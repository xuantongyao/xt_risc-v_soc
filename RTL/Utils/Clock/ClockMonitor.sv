==> flow/design.v <==
package Utils_Pkg;
endpackage
interface int_source_if (
    input mextern_int,
    input msoftware_int,
    input mtimer_int,
    input [30:0] custom_int_code   
);
  modport hart(input mextern_int, msoftware_int, mtimer_int, custom_int_code);
endinterface
package Exception_Pkg;
  localparam int USED_CODE_LEN = 5;
  localparam bit [USED_CODE_LEN-1:0] INST_ADDR_MISALIGNED = 'd0;
  localparam bit [USED_CODE_LEN-1:0] INST_ACCESS_FAULT = 'd1;
  localparam bit [USED_CODE_LEN-1:0] ILLEGAL_INST = 'd2;
  localparam bit [USED_CODE_LEN-1:0] BREAKPOINT = 'd3;
  localparam bit [USED_CODE_LEN-1:0] LOAD_ADDRESS_MISALIGNED = 'd4;
  localparam bit [USED_CODE_LEN-1:0] LOAD_ACCESS_FAULT = 'd5;
  localparam bit [USED_CODE_LEN-1:0] STORE_AMO_ADDRESS_MISALIGNED = 'd6;
  localparam bit [USED_CODE_LEN-1:0] STORE_AMO_ACCESS_FAULT = 'd7;
  localparam bit [USED_CODE_LEN-1:0] ECALL_FROM_U_MODE = 'd8;
  localparam bit [USED_CODE_LEN-1:0] ECALL_FROM_S_MODE = 'd9;
  localparam bit [USED_CODE_LEN-1:0] ECALL_FROM_M_MODE = 'd11;
  localparam bit [USED_CODE_LEN-1:0] INST_PAGE_FAULT = 'd12;
  localparam bit [USED_CODE_LEN-1:0] LOAD_PAGE_FAULT = 'd13;
  localparam bit [USED_CODE_LEN-1:0] STORE_AMO_PAGE_FAULT = 'd15;
  localparam bit [USED_CODE_LEN-1:0] DOUBLE_TRAP = 'd16;
  localparam bit [USED_CODE_LEN-1:0] SOFTWARE_CHECK = 'd18;
  localparam bit [USED_CODE_LEN-1:0] HARDWARE_ERROR = 'd19;
  localparam bit [30:0] MACHINE_SOFTWARE_INT = 31'd3;
  localparam bit [30:0] MACHINE_TIMER_INT = 31'd7;
  localparam bit [30:0] MACHINE_EXTERNAL_INT = 31'd11;
  localparam bit [30:0] COUNTER_OVERFLOW_INT = 31'd13;
  typedef struct packed {
    logic raise;
    logic [USED_CODE_LEN-1:0] code;
  } exception_t;
endpackage
package M_Inst_Pkg;
  localparam bit [6:0] RV32M_OP_M = 7'b0110011;
  localparam bit [2:0] RV32M_MUL = 3'b000;
  localparam bit [2:0] RV32M_MULH = 3'b001;
  localparam bit [2:0] RV32M_MULHSU = 3'b010;
  localparam bit [2:0] RV32M_MULHU = 3'b011;
  localparam bit [2:0] RV32M_DIV = 3'b100;
  localparam bit [2:0] RV32M_DIVU = 3'b101;
  localparam bit [2:0] RV32M_REM = 3'b110;
  localparam bit [2:0] RV32M_REMU = 3'b111;
  localparam bit [6:0] RV64M_OP_M = 7'b0111011;
  localparam bit [2:0] RV64M_MULW = 3'b000;
  localparam bit [2:0] RV64M_DIVW = 3'b100;
  localparam bit [2:0] RV64M_DIVUW = 3'b101;
  localparam bit [2:0] RV64M_REMW = 3'b110;
  localparam bit [2:0] RV64M_REMUW = 3'b111;
endpackage
package RV32I_Inst_Pkg;
  localparam bit [6:0] RV32I_OP_R = 7'b0110011;
  localparam bit [2:0] RV32I_ADD_SUB = 3'b000;
  localparam bit [2:0] RV32I_SLL = 3'b001;
  localparam bit [2:0] RV32I_SLT = 3'b010;
  localparam bit [2:0] RV32I_SLTU = 3'b011;
  localparam bit [2:0] RV32I_XOR = 3'b100;
  localparam bit [2:0] RV32I_SRL_SRA = 3'b101;
  localparam bit [2:0] RV32I_OR = 3'b110;
  localparam bit [2:0] RV32I_AND = 3'b111;
  localparam bit [6:0] RV32I_OP_I = 7'b0010011;
  localparam bit [2:0] RV32I_ADDI = 3'b000;
  localparam bit [2:0] RV32I_SLTI = 3'b010;
  localparam bit [2:0] RV32I_SLTIU = 3'b011;
  localparam bit [2:0] RV32I_XORI = 3'b100;
  localparam bit [2:0] RV32I_ORI = 3'b110;
  localparam bit [2:0] RV32I_ANDI = 3'b111;
  localparam bit [2:0] RV32I_SLLI = 3'b001;
  localparam bit [2:0] RV32I_SRLI_SRAI = 3'b101;
  localparam bit [6:0] RV32I_OP_L = 7'b0000011;
  localparam bit [2:0] RV32I_LB = 3'b000;
  localparam bit [2:0] RV32I_LH = 3'b001;
  localparam bit [2:0] RV32I_LW = 3'b010;
  localparam bit [2:0] RV32I_LBU = 3'b100;
  localparam bit [2:0] RV32I_LHU = 3'b101;
  localparam bit [6:0] RV32I_OP_JALR = 7'b1100111;
  localparam bit [6:0] RV32I_OP_FENCE = 7'b0001111;
  localparam bit [6:0] RV32I_OP_S = 7'b0100011;
  localparam bit [2:0] RV32I_SB = 3'b000;
  localparam bit [2:0] RV32I_SH = 3'b001;
  localparam bit [2:0] RV32I_SW = 3'b010;
  localparam bit [6:0] RV32I_OP_B = 7'b1100011;
  localparam bit [2:0] RV32I_BEQ = 3'b000;
  localparam bit [2:0] RV32I_BNE = 3'b001;
  localparam bit [2:0] RV32I_BLT = 3'b100;
  localparam bit [2:0] RV32I_BGE = 3'b101;
  localparam bit [2:0] RV32I_BLTU = 3'b110;
  localparam bit [2:0] RV32I_BGEU = 3'b111;
  localparam bit [6:0] RV32I_OP_LUI = 7'b0110111;
  localparam bit [6:0] RV32I_OP_AUIPC = 7'b0010111;
  localparam bit [6:0] RV32I_OP_JAL = 7'b1101111;
  localparam bit [6:0] RV32I_OP_SYSTEM = 7'b1110011;
  localparam bit [2:0] RV32I_PRIVILEGED = 3'b000;
  localparam bit [11:0] RV32I_FUNCT12_ECALL = 12'b0000000_00000;
  localparam bit [11:0] RV32I_FUNCT12_EBREAK = 12'b0000000_00001;
  localparam bit [11:0] RV32I_FUNCT12_SRET = 12'b0001000_00010;
  localparam bit [11:0] RV32I_FUNCT12_MRET = 12'b0011000_00010;
  localparam bit [11:0] RV32I_FUNCT12_WFI = 12'b0001000_00101;
  localparam bit [11:0] RV32I_FUNCT12_VMA = 12'b0001001_00000;
  localparam bit [2:0] ZICSR_CSRRW = 3'b001;
  localparam bit [2:0] ZICSR_CSRRS = 3'b010;
  localparam bit [2:0] ZICSR_CSRRC = 3'b011;
  localparam bit [2:0] ZICSR_CSRRWI = 3'b101;
  localparam bit [2:0] ZICSR_CSRRSI = 3'b110;
  localparam bit [2:0] ZICSR_CSRRCI = 3'b111;
  localparam bit [31:0] INST_NOP = 32'h00000013;
  localparam bit [31:0] INST_MRET = 32'h30200073;
  localparam bit [31:0] INST_RET = 32'h00008067;
  typedef struct packed {
    logic [6:0] funct7;
    logic [4:0] rs2;
  } low_unpack_t;
  typedef union packed {
    logic [11:0] imm;
    low_unpack_t unpack;
  } low_area_t;
  typedef struct packed {
    low_area_t  low_area;
    logic [4:0] rs1;
    logic [2:0] funct3;
  } upper_unpack_t;
  typedef union packed {
    logic [19:0]   imm;
    upper_unpack_t unpack;
  } upper_area_t;
  typedef struct packed {
    upper_area_t upper_area;
    logic [4:0]  rd_area;
    logic [6:0]  opcode;
  } rv32i_inst_t;
  localparam bit [4:0] X1_RA = 5'd1;
  localparam bit [4:0] X2_SP = 5'd2;
  localparam bit [4:0] X3_GP = 5'd3;
  localparam bit [4:0] X4_TP = 5'd4;
endpackage
module ClockMonitor #(
    parameter int MAX_LOCK_PERIOD = 360_000,
    parameter int POWER_ON_PERIOD = 12_000_000
) (
    input independent_clk,
    input extern_pll_rst,
    input pll_lock,
    output logic pll_rst
);
  localparam int MAX_PERIOD = POWER_ON_PERIOD >= MAX_LOCK_PERIOD ? POWER_ON_PERIOD : MAX_LOCK_PERIOD;
  localparam int WIDTH = $clog2(MAX_PERIOD);
  localparam int CNT = MAX_LOCK_PERIOD - 1;
  localparam int CNT_1 = POWER_ON_PERIOD - 1;
  logic extern_pll_rst_reg;
  logic extern_pll_rst_sync;
  logic pll_lock_reg;
  logic pll_lock_sync;
  always_ff @(posedge independent_clk) begin
    extern_pll_rst_reg <= extern_pll_rst;
    extern_pll_rst_sync <= extern_pll_rst_reg;
    pll_lock_reg <= pll_lock;
    pll_lock_sync <= pll_lock_reg;
  end
  logic reseting = 0;
  logic [WIDTH-1:0] counter;
  generate
    if (POWER_ON_PERIOD == 0) begin : gen_normal_check
      always_ff @(posedge independent_clk) begin
        if (reseting) begin
          counter <= counter + 'd1;
          if (counter == CNT) begin
            reseting <= 0;
            if (!pll_lock_sync) pll_rst <= 1;   
          end
        end else if (pll_rst && !extern_pll_rst_sync) begin
          counter  <= 0;
          pll_rst  <= 0;
          reseting <= 1;
        end else if (extern_pll_rst_sync || !pll_lock_sync) begin
          pll_rst <= 1;
        end
      end
    end else begin : gen_wait_power_on_check
      logic power_on = 0;
      logic power_stable;
      always_ff @(posedge independent_clk) begin
        if (!power_on) begin
          power_stable <= 0;
          counter <= 0;
          power_on <= 1;
          pll_rst <= 1;
        end else if (!power_stable) begin
          counter <= counter + 'd1;
          if (counter == CNT_1) power_stable <= 1;
        end else if (reseting) begin
          counter <= counter + 'd1;
          if (counter == CNT) begin
            reseting <= 0;
            if (!pll_lock_sync) pll_rst <= 1;   
          end
        end else if (pll_rst && !extern_pll_rst_sync) begin
          counter  <= 0;
          pll_rst  <= 0;
          reseting <= 1;
        end else if (extern_pll_rst_sync || !pll_lock_sync) begin
          pll_rst <= 1;
        end
      end
    end
  endgenerate
endmodule
* Tool chain data of ClockMonitor
The steps from the RTL of ClockMonitor to its reports follow in flow order.
Line numbers count from 1 in the design file above.
Operators carry their Yosys type and port widths (W data, S select, Z words).
Cell names lack the library's common part.
The mark -- stands for no value.
- Top :: ClockMonitor
- Clock :: independent_clk
- Cell library :: sky130hd
- Timing corner :: tt_025C_1v80

* Word level
Source: Yosys, flattened and elaborated, memories not mapped. Widths are those after wreduce. Registers that Yosys merges into a memory's read port (data or address) are not register bits. Print and check cells do not count. Equal cells are merged and count once.
- Register bits after elaboration :: 32
- Cells after elaboration :: 35
- Output and inout bits :: 1
- Input bits :: 3
- Reductions and logical operators :: 7
- Equal/unequal tests :: 5
- Mux-type cells :: 13
- Add/subtract/negate cells :: 1
** Operator list (number)
- $mux W24 :: 3
- $add A24 B1 Y24 const B :: 1
- $eq A24 B19 Y1 const B :: 1
- $eq A24 B24 Y1 const B :: 1
- $mux W1 :: 10
- $reduce_and A4 Y1 :: 1
- $ne A3 B2 Y1 const B :: 1
- $reduce_bool A3 Y1 :: 1
- $logic_not A1 Y1 :: 2
- $ne A2 B1 Y1 const B :: 1
- $ne A2 B2 Y1 const B :: 1
- $reduce_and A2 Y1 :: 1
- $logic_and A1 B1 Y1 :: 1
- $logic_or A1 B1 Y1 :: 1

* Logic depth
Yosys ltp: most cells in a row. Word level: on the elaborated netlist, between registers, memories and ports. Mapped: between sequential cells and ports; inverters and the memories' decode and read muxes count.
- Word-level depth :: 5
- ABC_AREA :: 0
- Mapped depth :: 5

* Synthesis result
The flow's flattened synthesis, as Yosys stat reports it; memories are mapped. The netlist is that of the ABC_AREA named above (0 if unset); the other value can give another one.
** Cell types
- dfxtp_1 :: number 31, total area 620.595 um^2
- nand2_1 :: number 18, total area 67.565 um^2
- a21oi_1 :: number 13, total area 65.062 um^2
- o311ai_0 :: number 6, total area 52.55 um^2
- or4_1 :: number 7, total area 52.55 um^2
- o21ai_0 :: number 10, total area 50.048 um^2
- mux2i_1 :: number 4, total area 40.038 um^2
- nand4_1 :: number 6, total area 37.536 um^2
- nor4_1 :: number 6, total area 37.536 um^2
- and4_1 :: number 4, total area 35.034 um^2
- nand3_1 :: number 7, total area 35.034 um^2
- nand2b_1 :: number 5, total area 31.28 um^2
- edfxtp_1 :: number 1, total area 30.029 um^2
- clkbuf_1 :: number 7, total area 26.275 um^2
- nand4b_1 :: number 3, total area 26.275 um^2
- nor2_1 :: number 6, total area 22.522 um^2
- or4b_2 :: number 2, total area 20.019 um^2
- a31oi_1 :: number 3, total area 18.768 um^2
Not listed: further types 26, cells in them 41.
- Flip-flops :: 32
- Mapped area :: 1564.0 um^2
- Buffers :: 8
- Cells in the netlist :: 180

* Path before layout
Source: OpenSTA report_checks on the synthesized netlist (no wires, ideal clock, input and output delay 20% of the period each), path of least setup slack; recovery checks are left aside. Register names are those of the netlist, which keeps one name where synthesis merged equal registers.
- Path type :: reg2reg
- Start point :: register counter[0]
- End point :: register reseting
- Stages :: 6
- Arrival :: 1.773 ns
- Setup slack :: 0.034 ns
- Buffers on the path :: 0
- Clock period :: 2.07 ns
- Delay of the path :: 2.036 ns
- Library setup time :: 0.263 ns
- Required time :: 1.807 ns
- Period reached after synthesis :: 2.036 ns
"delay of the path" = arrival - input delay + setup time.
"stages": output pins that drive a net of the path, with the launching flip-flop's if there is one; two outputs of one cell count as two.
"period reached after synthesis" is the clock period less the worst setup slack; recovery checks do not enter. This is arithmetic on one report: input and output delays are still those of the set period (20% each).
Between the ends stands the longest chain of elaborated cells between them, by number of cells; it is not shown to be the way that was timed. Of several equally long chains one is given.
Each line given opens the expression or statement behind the cell; cells for indexed reads and writes are added by Yosys, which also makes memories of some case tables.
At most two assigning lines are given for a register; there are more.
- Path through :: dfxtp_1 > ha_1 > or4b_2 > or4_1 > o21ai_0 > o21ai_0
- Length of the longest elaborated chain :: 3
** RTL lines, path after synthesis
- start: declaration :: RTL line 165 : logic [WIDTH-1:0] counter;
- start: assignment :: RTL line 193 : counter <= counter + 'd1;
- start: assignment :: RTL line 196 : counter <= counter + 'd1;
- $eq A24 B19 Y1 :: RTL line 197 : if (counter == CNT) begin
- $mux W1 :: RTL line 197
- $mux W1 :: RTL line 195 : end else if (reseting) begin
- end: assignment :: RTL line 198 : reseting <= 0;
- end: assignment :: RTL line 204 : reseting <= 1;
- end: declaration :: RTL line 164 : logic reseting = 0;

ClockMonitor through Yosys and OpenROAD on sky130hd: 2 stored runs, unordered, with their settings. The constraints put input and output delay at 20% of the set period each and load the outputs with 0.01 pF.

** Run 1
- Settings :: period_ns=1.5; CORE_UTILIZATION=71; CORE_MARGIN=2; CELL_PAD_IN_SITES_DETAIL_PLACEMENT=0; TNS_END_PERCENT=85; CTS_CLUSTER_SIZE=32; CTS_CLUSTER_DIAMETER=208; SLEW_MARGIN=35; MIN_ROUTING_LAYER=met2; MAX_ROUTING_LAYER=met4; CAP_MARGIN=20
- Outcome :: no final report: placement broke off with DPL-0033

** Run 2
- Settings :: period_ns=3.6; CORE_UTILIZATION=71; PLACE_DENSITY_LB_ADDON=0.25; CORE_ASPECT_RATIO=0.76; CORE_MARGIN=10; CELL_PAD_IN_SITES_GLOBAL_PLACEMENT=2; ABC_AREA=1; GPL_TIMING_DRIVEN=0; CTS_CLUSTER_SIZE=88; CTS_CLUSTER_DIAMETER=142; SLEW_MARGIN=0; MIN_ROUTING_LAYER=met2; CAP_MARGIN=20
- Outcome :: no final report: placement broke off with FLW-0024
